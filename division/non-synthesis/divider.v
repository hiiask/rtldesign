==> flow/design.v <==
module divider 
        (
                input integer data1,
                input integer data2,
                input wire clock, 
                input wire reset_n,
                output integer q,
                output integer r
        );
        always @ ( posedge clock)
                begin
                        if ( !reset_n )
                                begin
                                        q = 0;
                                        r = 0;
                                end
                        else
                                begin
                                        q = data1 / data2;
                                        r = data1 - (data2*q);
                                end
                end
endmodule : divider
---- Reports on divider ----
Tool output for the design above, in the order of the flow.
Line numbers count from 1 in the design file above.
Cell names lack the library's common part.
The mark n/a stands for no value.
set-up
  top module .............................. divider
  clock input ............................. clock
  standard-cell library ................... sky130hd
  corner .................................. tt_025C_1v80

---- Elaborated design ----
Source: Yosys, flattened and elaborated, memories not mapped. Widths are those after wreduce; folded enables and synchronous resets count as part of the registers. Registers that Yosys merges into a memory's read port (data or address) are not register bits. Print and check cells do not count. Equal cells are merged and count once.
word-level totals
  bits in registers ....................... 64
  input bits .............................. 66
  elaborated cells ........................ 5
cells by class
  add/sub/neg operators ................... 1
  multipliers ............................. 1
  div/mod/pow operators ................... 1
operator list
  cell                          number
  divider 32 x 32 -> 32 bit     1
  multiplier 32 x 32 -> 32 bit  1
  subtractor 32 bit             1

---- Logic depth ----
Yosys ltp: most cells in a row. Word level: on the elaborated netlist, between registers, memories and ports. Mapped: between sequential cells and ports; inverters and the memories' decode and read muxes count.
depth
  depth in word-level cells ............... 3
  ABC_AREA ................................ 0
  mapped depth ............................ 414
  mapped depth without buffers ............ 380

---- After synthesis ----
Yosys stat after the flow's synthesis: flattened, memories mapped to cells. It holds for the ABC_AREA given above (unset counts as 0); a run with the other value may have another netlist.
The area totals of this step are shown rounded.
cells by type
  cell      number
  fa_1      440
  ha_1      693
  nand2_1   868
  xnor2_1   305
  inv_1     648
  nor2_1    519
  a21oi_1   378
  xor2_1    163
  and2_1    213
  dfxtp_1   64
  o21ai_0   255
  o21a_1    139
  a21o_1    134
  nor3_1    181
  mux2_2    79
  clkbuf_1  223
  nand3_1   151
  o31ai_1   69
Other cell types: 85; their cells: 1047.
mapped netlist
  cell count .............................. 6,569
  synthesis area .......................... 0.04889 mm^2
  flip-flops .............................. 64
  buffers ................................. 261

---- Worst setup path after synthesis ----
Source: OpenSTA report_checks on the synthesized netlist (no wires, ideal clock, input and output delay 20% of the period each), path of least setup slack; recovery checks are left aside. Register names are those of the netlist, which keeps one name where synthesis merged equal registers.
timing path post-synthesis
  path kind ............................... in2reg
  start ................................... in data2[0]
  end ..................................... reg r[31]
  clock period ............................ 111.0 ns
  input delay ............................. 22.200 ns
  setup time .............................. 0.114 ns
  launch time at the first pin ............ 22.200 ns
  data arrival time ....................... 107.746 ns
  data required time ...................... 110.886 ns
  path slack .............................. 3.140 ns
  path delay .............................. 85.660 ns
  stages on the path ...................... 383
  buffers on the path ..................... 54
  period reached after synthesis .......... 107.86 ns
"path delay" = arrival - input delay + setup time.
"stages on the path": output pins that drive a net of the path, with the launching flip-flop's if there is one; two outputs of one cell count as two.
"period reached after synthesis" = period - worst setup slack (recovery checks aside). The figure is calculated, with input and output delays left at 20% of the set period.
Between the ends stands the longest chain of elaborated cells between them, by number of cells; it is not shown to be the way that was timed. Of several equally long chains one is given.
Each line given opens the expression or statement behind the cell; cells for indexed reads and writes are added by Yosys, which also makes memories of some case tables.
between the ends, post-synthesis
  path through ............................ clkbuf_1 -> inv_1 -> ha_1 -> or4b_2 -> clkbuf_1 -> o41ai_1 -> xor2_1 -> nand3_1 -> or3_1 -> nor2_1 -> a31oi_1 -> a31oi_1 -> ha_1 -> o21a_1 -> o211a_1 -> nand2_1 -> mux2i_1 -> ha_1 -> [... 347 more ...] -> inv_1 -> fa_1 -> inv_1 -> fa_1 -> xor2_1 -> xnor2_1 -> xnor2_1 -> xnor2_1 -> xnor2_1 -> xnor2_1 -> xnor2_1 -> xnor3_1 -> xnor2_1 -> xnor3_1 -> xor3_1 -> xnor3_1 -> xnor3_1 -> nor2b_1
  length of the longest elaborated chain .. 3
  elaborated cells on any way between the ends .. 3
ends and longest elaborated chain, post-synthesis
  element                       RTL line  text
  start: declaration            4         input integer data2,
  divider 32 x 32 -> 32 bit     19        q = data1 / data2;
  multiplier 32 x 32 -> 32 bit  20        r = data1 - (data2*q);
  subtractor 32 bit             20
  end: assignment               15        r = 0;
  end: assignment               20
  end: declaration              8         output integer r

---- Worst path after layout ----
Path of least setup slack in the final report of record 1 (OpenROAD, finished layout, wires in). Where an end is a register, its clock arrival counts in the times.
timing path post-layout
  path kind ............................... in2reg
  start ................................... in data2[24]
  end ..................................... reg r[31]
  clock period ............................ 87.9 ns
  input delay ............................. 17.58 ns
  setup time .............................. 0.10 ns
  launch time at the first pin ............ 17.58 ns
  data arrival time ....................... 90.96 ns
  data required time ...................... 88.18 ns
  path slack .............................. -2.78 ns
  stages on the path ...................... 386
  buffers on the path ..................... 64
Between the ends stands the longest chain of elaborated cells between them, by number of cells; it is not shown to be the way that was timed. Of several equally long chains one is given.
between the ends, post-layout
  path through ............................ clkbuf_2 -> or4_4 -> or4_4 -> nor4_4 -> buf_4 -> buf_4 -> buf_4 -> o22a_1 -> a22oi_2 -> nand4b_1 -> buf_4 -> nor2_4 -> a31oi_1 -> a31oi_1 -> ha_1 -> o21a_1 -> o211a_4 -> nand2_4 -> [... 350 more ...] -> inv_2 -> fa_1 -> inv_2 -> ha_4 -> nand2_2 -> o31ai_4 -> nor3_2 -> o31a_1 -> a211o_1 -> a31oi_4 -> a31oi_4 -> o21ai_1 -> xnor2_1 -> xnor3_1 -> xnor3_1 -> xnor3_1 -> xnor3_1 -> nor2b_1
  length of the longest elaborated chain .. 3
  elaborated cells on any way between the ends .. 3
ends and longest elaborated chain, post-layout
  element                       RTL line  text
  start: declaration            4         input integer data2,
  divider 32 x 32 -> 32 bit     19        q = data1 / data2;
  multiplier 32 x 32 -> 32 bit  20        r = data1 - (data2*q);
  subtractor 32 bit             20
  end: assignment               15        r = 0;
  end: assignment               20
  end: declaration              8         output integer r

Hand-over note for divider

Record of 2 stored runs of the RTL-to-layout flow on divider, platform sky130hd. The runs are unordered. Constraints: input delay and output delay 20% of the set period each, output load 0.01 pF.
"period reached" is the run's clock period less its worst setup slack. It is reckoned from that one timing run; input and output delays stay at 20% of the period that was set.
"allowed time less slack (worst setup path)" means the part of the period allowed to the worst setup path (the constraints hold back 20% at inputs and 20% at outputs) less its slack; where the path has registers, the arrival times of their clocks count too.
The measured numbers are rounded.

======== record 1 ========
==> flow/run.sh <==
#!/bin/bash
# the make line also repeats the synthesis and layout settings of config.mk as NAME=value (left out here)
make -C /OpenROAD-flow-scripts/flow DESIGN_CONFIG=/design/flow/config.mk WORK_HOME=/design/flow/orfs CLKGATE_MAP_FILE= finish
==> flow/config.mk <==
export PLATFORM = sky130hd
export DESIGN_NAME = divider
export DESIGN_NICKNAME = divider
export VERILOG_FILES = /design/flow/design.v
export SDC_FILE = /design/flow/constraint.sdc
export NUM_CORES = 4
export LEC_CHECK = 0
export CAP_MARGIN = 5
export CELL_PAD_IN_SITES_GLOBAL_PLACEMENT = 0
export CORE_MARGIN = 7
export CORE_UTILIZATION = 37
export CTS_CLUSTER_SIZE = 15
export GPL_TIMING_DRIVEN = 1
export HOLD_SLACK_MARGIN = 0.0
export PLACE_DENSITY = 0.84
export SLEW_MARGIN = 20
export TNS_END_PERCENT = 100
==> flow/constraint.sdc <==
create_clock -name core_clock -period 87.9 [get_ports {clock}]
set_input_delay 17.5800 -clock core_clock [delete_from_list [all_inputs] [get_ports {clock}]]
set_output_delay 17.5800 -clock core_clock [all_outputs]
set_load 0.01 [all_outputs]

-------- measured, record 1 --------
  total die area .......................... 0.1425 mm^2
  period reached .......................... 90.685 ns
  utilization ............................. 61.1 %
  synthesized cell area ................... 0.04889 mm^2
  allowed time less slack (worst setup path) .. 73.10 ns
  critical path kind ...................... in2reg
  total negative setup slack .............. -26.62 ns
  setup slack of the critical path ........ -2.785 ns
  standard-cell area after layout ......... 0.08018 mm^2

======== record 2 ========
==> flow/run.sh <==
#!/bin/bash
# the make line also repeats the synthesis and layout settings of config.mk as NAME=value (left out here)
make -C /OpenROAD-flow-scripts/flow DESIGN_CONFIG=/design/flow/config.mk WORK_HOME=/design/flow/orfs CLKGATE_MAP_FILE= finish
==> flow/config.mk <==
export PLATFORM = sky130hd
export DESIGN_NAME = divider
export DESIGN_NICKNAME = divider
export VERILOG_FILES = /design/flow/design.v
export SDC_FILE = /design/flow/constraint.sdc
export NUM_CORES = 4
export LEC_CHECK = 0
export ABC_AREA = 1
export CAP_MARGIN = 20
export CORE_ASPECT_RATIO = 1.54
export CORE_MARGIN = 2
export CORE_UTILIZATION = 22
export HOLD_SLACK_MARGIN = 0.3
export PLACE_DENSITY_LB_ADDON = 0.24
export SETUP_SLACK_MARGIN = -2.0
export SLEW_MARGIN = 30
export TNS_END_PERCENT = 60
==> flow/constraint.sdc <==
create_clock -name core_clock -period 77.9 [get_ports {clock}]
set_input_delay 15.5800 -clock core_clock [delete_from_list [all_inputs] [get_ports {clock}]]
set_output_delay 15.5800 -clock core_clock [all_outputs]
set_load 0.01 [all_outputs]

-------- measured, record 2 --------
  total die area .......................... 0.2318 mm^2
  period reached .......................... 92.274 ns
  utilization ............................. 34.5 %
  synthesized cell area ................... 0.05012 mm^2
  allowed time less slack (worst setup path) .. 76.69 ns
  critical path kind ...................... in2reg
  total negative setup slack .............. -610.6 ns
  setup slack of the critical path ........ -14.37 ns
  standard-cell area after layout ......... 0.0781 mm^2

End of note.
